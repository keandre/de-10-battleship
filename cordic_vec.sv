==> flow/design.v <==
module cordic_vec
  #(parameter N = 10) (
  input              i_clk,       
  input              i_rst_n,     
  input [N-1:0]      i_xval,      
  input [N-1:0]      i_yval,      
  input              i_en,        
  output logic [8:0] o_angle_int  
  );
  localparam NUMITER    = 13;  
  localparam PRECISION  = 9;   
  localparam ANGLEWIDTH = 16;  
  logic signed [N-1+PRECISION:0] xval_array [NUMITER-1:0];    
  logic signed [N-1+PRECISION:0] yval_array [NUMITER-1:0];    
  logic signed [N-1+PRECISION:0] xval_expanded;               
  logic signed [N-1+PRECISION:0] yval_expanded;               
  logic        [ANGLEWIDTH-1:0]  angle_array  [NUMITER-1:0];  
  logic        [ANGLEWIDTH-1:0]  cordic_angle [NUMITER-1:0];  
  logic        [ANGLEWIDTH-1:0]  angle_final;                 
  assign angle_final   = angle_array[NUMITER-1];  
  assign xval_expanded = {i_xval,{PRECISION{1'b0}}};  
  assign yval_expanded = {i_yval,{PRECISION{1'b0}}};  
  assign o_angle_int   = (angle_final[6]) ? 
                         (angle_final[ANGLEWIDTH-1:7]+9'd1) :
                         (angle_final[ANGLEWIDTH-1:7]);
  always_ff @ (posedge i_clk) begin : InitialRotation
    if (~i_rst_n) begin
      xval_array[0]  <= '0;
      yval_array[0]  <= '0;
      angle_array[0] <= '0;
    end  
    else if (i_en) begin
      unique case ({i_xval[N-1],i_yval[N-1]})  
        2'b00: begin  
          xval_array[0]  <=  xval_expanded + yval_expanded;
          yval_array[0]  <= -xval_expanded + yval_expanded;
          angle_array[0] <= 16'b000101101_0000000;  
        end
        2'b10 : begin  
          xval_array[0]  <= -xval_expanded + yval_expanded;
          yval_array[0]  <= -xval_expanded - yval_expanded;
          angle_array[0] <= 16'b010000111_0000000;  
        end
        2'b11 : begin  
          xval_array[0]  <= -xval_expanded - yval_expanded;
          yval_array[0]  <=  xval_expanded - yval_expanded;
          angle_array[0] <= -16'b010000111_0000000;  
        end
        2'b01 : begin  
          xval_array[0]  <=  xval_expanded - yval_expanded;
          yval_array[0]  <=  xval_expanded + yval_expanded;
          angle_array[0] <= -16'b000101101_0000000;  
        end
      endcase
    end  
  end : InitialRotation
  genvar i;
  generate
    for (i=0;i<NUMITER-1;i=i+1) begin : CordicIteration
      always_ff @ (posedge i_clk) begin
        if (~i_rst_n) begin
          xval_array[i+1]  <= '0;
          yval_array[i+1]  <= '0;
          angle_array[i+1] <= '0;
        end
        else if (i_en) begin
          if (yval_array[i] < 0) begin  
            xval_array[i+1]  <= xval_array[i] - (yval_array[i]>>>(i+1));
            yval_array[i+1]  <= yval_array[i] + (xval_array[i]>>>(i+1));
            angle_array[i+1] <= angle_array[i] - cordic_angle[i];  
          end
          else begin                    
            xval_array[i+1]  <= xval_array[i] + (yval_array[i]>>>(i+1));
            yval_array[i+1]  <= yval_array[i] - (xval_array[i]>>>(i+1));
            angle_array[i+1] <= angle_array[i] + cordic_angle[i];  
          end				
        end		
      end
    end : CordicIteration
  endgenerate
  assign cordic_angle[0]  = 16'b000011010_1001000;  
  assign cordic_angle[1]  = 16'b000001110_0000101;  
  assign cordic_angle[2]  = 16'b000000111_0010000;  
  assign cordic_angle[3]  = 16'b000000011_1001010;  
  assign cordic_angle[4]  = 16'b000000001_1100101;  
  assign cordic_angle[5]  = 16'b000000000_1110011;  
  assign cordic_angle[6]  = 16'b000000000_0111001;  
  assign cordic_angle[7]  = 16'b000000000_0011101;  
  assign cordic_angle[8]  = 16'b000000000_0001110;  
  assign cordic_angle[9]  = 16'b000000000_0000111;  
  assign cordic_angle[10] = 16'b000000000_0000100;  
  assign cordic_angle[11] = 16'b000000000_0000010;  
  assign cordic_angle[12] = 16'b000000000_0000001;  
endmodule
* From RTL to reports: cordic_vec
Tool output for the design above, in the order of the flow. Line numbers count from 1 in the design file above. Library cell names are shortened. A cell with n/a has no value.
Set-up: design top cordic_vec, clock i_clk, cell library sky130hd, timing corner tt_025C_1v80

* Word level
Source: Yosys, flattened and elaborated. Widths are those after wreduce. Registers that Yosys merges into a memory's read port (data or address) are not register bits. Print and check cells do not count. Equal cells are merged and count once.
Word-level totals: register bits after elaboration 645, input bits 23, output and inout port bits 9, elaborated cells 161
Cells by class: muxes and demuxes 37, reductions and logical operators 1, add/sub/neg operators 72, magnitude comparators 12, eq/ne operators 3
Operators by type and width (number):
- two-way mux 19 bit | 21
- < comparator 19 x 1 -> 1 bit with constant B | 12
- two-way mux 16 bit | 12
- parallel mux 19 bit (select 4 bit) | 2
- parallel mux 16 bit (select 4 bit) | 1
- adder 19 x 10 -> 19 bit | 2
- subtractor 19 x 10 -> 19 bit | 2
- adder 19 x 11 -> 19 bit | 2
- subtractor 19 x 11 -> 19 bit | 2
- adder 19 x 12 -> 19 bit | 2
- subtractor 19 x 12 -> 19 bit | 2
- adder 19 x 13 -> 19 bit | 2
- subtractor 19 x 13 -> 19 bit | 2
- adder 19 x 14 -> 19 bit | 2
- subtractor 19 x 14 -> 19 bit | 2
- adder 19 x 15 -> 19 bit | 2
- subtractor 19 x 15 -> 19 bit | 2
- adder 19 x 16 -> 19 bit | 2
- subtractor 19 x 16 -> 19 bit | 2
- adder 19 x 17 -> 19 bit | 2
- subtractor 19 x 17 -> 19 bit | 2
- adder 19 x 18 -> 19 bit | 2
- subtractor 19 x 18 -> 19 bit | 2
- adder 19 bit | 2
- subtractor 19 bit | 2
- adder 19 x 9 -> 19 bit | 2
- subtractor 19 x 9 -> 19 bit | 2
- adder 16 x 3 -> 16 bit with constant B | 2
Not listed: further kinds 29, cells in them 31.

* Depth
Longest topological path by Yosys (ltp), each cell counted once; first at word level (registers and memories cut), then after technology mapping (sequential cells cut; the memories' decode and read muxes count).
Depth: word-level depth 3, ABC_AREA 1, gate-level depth with buffers 20, depth with buffers taken out 20

* Synthesis result
Yosys stat after the flow's synthesis: flattened, memories mapped to cells. It holds for the ABC_AREA given above (unset counts as 0); a run with the other value may have another netlist.
Cell types:
- dfxtp_1 | number 540, area in all 1.08E+04 um^2
- nand2_1 | number 2154, area in all 8.09E+03 um^2
- ha_1 | number 549, area in all 6.87E+03 um^2
- inv_1 | number 906, area in all 3.4E+03 um^2
- a21oi_1 | number 648, area in all 3243.11 um^2
- o21ai_0 | number 641, area in all 3.21E+03 um^2
- nor2_1 | number 732, area in all 2.75E+03 um^2
- nand3_1 | number 475, area in all 2377.28 um^2
- xor2_1 | number 191, area in all 1.67E+03 um^2
- nor3_1 | number 140, area in all 700.672 um^2
- nand4_1 | number 102, area in all 638.112 um^2
- fa_1 | number 30, area in all 600.576 um^2
- o22ai_1 | number 95, area in all 594.32 um^2
- o21bai_1 | number 59, area in all 442.925 um^2
- buf_2 | number 85, area in all 425.408 um^2
- a21o_1 | number 54, area in all 405.389 um^2
- nand3b_1 | number 45, area in all 337.824 um^2
- xnor2_1 | number 38, area in all 332.819 um^2
Other cell types: 36; their cells: 369.
Synthesis totals: chip area (Yosys) 0.0492547 mm^2, standard cells after synthesis 7853, flip-flops 540, buffers 166, sequential area 0.0108104 mm^2

* Worst setup path after synthesis
Source: OpenSTA report_checks on the synthesized netlist (no wires, ideal clock, input and output delay 20% of the period each), path of least setup slack; recovery checks are left aside. Register names are those of the netlist, which keeps one name where synthesis merged equal registers.
Path post-synthesis: path kind in2reg, start point input i_xval[1], end point register yval_array[0][17], path delay 2018 ps, library setup time 112 ps, clock period 8490 ps, data arrival time 3604 ps, time at the first pin 1698 ps, data required time 8378 ps, driving pins on the path 17, slack 4774 ps, input delay 1698 ps, path buffers 0, synthesis period reached 3716 ps
"path delay" is the arrival time less input delay plus setup time. "driving pins on the path": output pins that drive a net of the path, with the launching flip-flop's if there is one; two outputs of one cell count as two. "synthesis period reached" is the clock period less the worst setup slack; recovery checks do not enter. This is arithmetic on one report: input and output delays are still those of the set period (20% each). The rows between start and end are the longest chain of elaborated cells between them; the timing report does not say that the signal goes this way. Where chains are equally long, one stands for them. A line is the first line of the expression or statement that the cell stems from. Yosys adds cells for indexed reads and writes and turns some case tables into memories. At most two assigning lines are given for a register; there are more.
Between the ends, post-synthesis: cells stage by stage inv_1 nand4_1 or2_2 nor2_1 xor2_1 ha_1 inv_1 nand2_1 nand3b_1 nand2_1 nand2_1 nand2_1 nand2_1 nand2_1 inv_1 nand2_1 nand2_1, cells in the longest elaborated chain 3, elaborated cells on any way between the ends 6, those cells by class add/sub: 5; mux: 1
Ends and longest elaborated chain, post-synthesis:
- start: declaration | RTL line 5 | input [N-1:0]      i_xval,
- negator 19 bit | RTL line 41 | yval_array[0]  <= -xval_expanded - yval_expanded;
- subtractor 19 bit | RTL line 41
- parallel mux 19 bit (select 4 bit) | RTL line 33 | unique case ({i_xval[N-1],i_yval[N-1]})
- end: assignment | RTL line 36 | yval_array[0]  <= -xval_expanded + yval_expanded;
- end: assignment | RTL line 41
- end: declaration | RTL line 14 | logic signed [N-1+PRECISION:0] yval_array [NUMITER-1:0];

* Worst path after layout
From the final timing report of flow run A: the path of least setup slack in the routed layout; clock arrival at registers is part of the times. The path's times are printed in steps of 10 ps; the period is the one set.
Path post-layout: path kind reg2out, start point register angle_array[12][6], end point output o_angle_int[7], slack 1420 ps, clock period 5330 ps, data arrival time 2840 ps, path buffers 1, data required time 4260 ps, driving pins on the path 7, time at the first pin 610 ps, external output delay 1070 ps
The rows between start and end are the longest chain of elaborated cells between them; the timing report does not say that the signal goes this way. Where chains are equally long, one stands for them. At most two assigning lines are given for a register; there are more.
Between the ends, post-layout: cells stage by stage dfxtp_1 inv_1 nor4_2 nand3_1 nor3_1 xor2_1 clkdlybuf4s50_1, cells in the longest elaborated chain 1, elaborated cells on any way between the ends 1, RTL lines with such cells 1, those cells by class mux: 1
Ends and longest elaborated chain, post-layout:
- start: declaration | RTL line 17 | logic        [ANGLEWIDTH-1:0]  angle_array  [NUMITER-1:0];
- start: assignment | RTL line 70 | angle_array[i+1] <= angle_array[i] - cordic_angle[i];
- start: assignment | RTL line 75 | angle_array[i+1] <= angle_array[i] + cordic_angle[i];
- two-way mux 9 bit | RTL line 23 | assign o_angle_int   = (angle_final[6]) ?
- end: declaration | RTL line 8 | output logic [8:0] o_angle_int

Subject: cordic_vec on sky130hd, stored results

Hello all,

cordic_vec through Yosys and OpenROAD on sky130hd: 2 stored runs, unordered, with their settings and measured results. The constraints put input and output delay at 20% of the set period each and load the outputs with 0.01 pF.
"clock period reached": clock period set for the run, less the worst setup slack. It is reckoned from that one timing run; input and output delays stay at 20% of the period that was set.
"worst setup path time" = time allowed to the worst setup path (clock period - input delay - output delay, where it has them) - its slack; a late launch clock adds to it, a late capture clock takes from it.
"total power of the final layout" is the tool's figure for a default switching activity; nothing was simulated.
"worst setup path time" is given in steps of 10 ps.

[flow run A] flow files
==> flow/run.sh <==
#!/bin/bash
# the make line also repeats the synthesis and layout settings of config.mk as NAME=value (left out here)
make -C /OpenROAD-flow-scripts/flow DESIGN_CONFIG=/design/flow/config.mk WORK_HOME=/design/flow/orfs CLKGATE_MAP_FILE= finish
==> flow/config.mk <==
export PLATFORM = sky130hd
export DESIGN_NAME = cordic_vec
export DESIGN_NICKNAME = cordic_vec
export VERILOG_FILES = /design/flow/design.v
export SDC_FILE = /design/flow/constraint.sdc
export NUM_CORES = 4
export LEC_CHECK = 0
export ABC_AREA = 1
export CAP_MARGIN = 20
export CORE_MARGIN = 7
export CORE_UTILIZATION = 67
export CTS_CLUSTER_SIZE = 83
export SETUP_SLACK_MARGIN = 1.13
export SLEW_MARGIN = 15
==> flow/constraint.sdc <==
create_clock -name core_clock -period 5.33 [get_ports {i_clk}]
set_input_delay 1.0660 -clock core_clock [delete_from_list [all_inputs] [get_ports {i_clk}]]
set_output_delay 1.0660 -clock core_clock [all_outputs]
set_load 0.01 [all_outputs]

[flow run A] result: smallest setup slack 1,423 ps; utilization in the final report 72.3 %; full die area 0.081302 mm^2; total power of the final layout 37.485 mW; summed negative setup slack 0 ps; std-cell area (final layout) 0.052673 mm^2; worst-case hold slack 453 ps; clock period reached 3,907 ps; worst setup path time 2,840 ps; worst path kind reg2out; chip area in the Yosys report 0.0492547 mm^2

[flow run B] flow files
==> flow/run.sh <==
#!/bin/bash
# the make line also repeats the synthesis and layout settings of config.mk as NAME=value (left out here)
make -C /OpenROAD-flow-scripts/flow DESIGN_CONFIG=/design/flow/config.mk WORK_HOME=/design/flow/orfs CLKGATE_MAP_FILE= finish
==> flow/config.mk <==
export PLATFORM = sky130hd
export DESIGN_NAME = cordic_vec
export DESIGN_NICKNAME = cordic_vec
export VERILOG_FILES = /design/flow/design.v
export SDC_FILE = /design/flow/constraint.sdc
export NUM_CORES = 4
export LEC_CHECK = 0
export ABC_AREA = 0
export CAP_MARGIN = 20
export CORE_MARGIN = 2
export CORE_UTILIZATION = 51
export MAX_ROUTING_LAYER = met5
export MIN_ROUTING_LAYER = met1
export PLACE_DENSITY = 0.55
export SETUP_SLACK_MARGIN = 0.49
export SLEW_MARGIN = 20
==> flow/constraint.sdc <==
create_clock -name core_clock -period 2.28 [get_ports {i_clk}]
set_input_delay 0.4560 -clock core_clock [delete_from_list [all_inputs] [get_ports {i_clk}]]
set_output_delay 0.4560 -clock core_clock [all_outputs]
set_load 0.01 [all_outputs]

[flow run B] result: std-cell area (final layout) 0.0690275 mm^2; smallest setup slack -1,167 ps; utilization in the final report 79.6 %; worst-case hold slack 226 ps; full die area 0.089892 mm^2; clock period reached 3,447 ps; worst setup path time 3,450 ps; worst path kind reg2reg; summed negative setup slack -151,831 ps; total power of the final layout 130.834 mW; chip area in the Yosys report 0.0446303 mm^2

Thanks
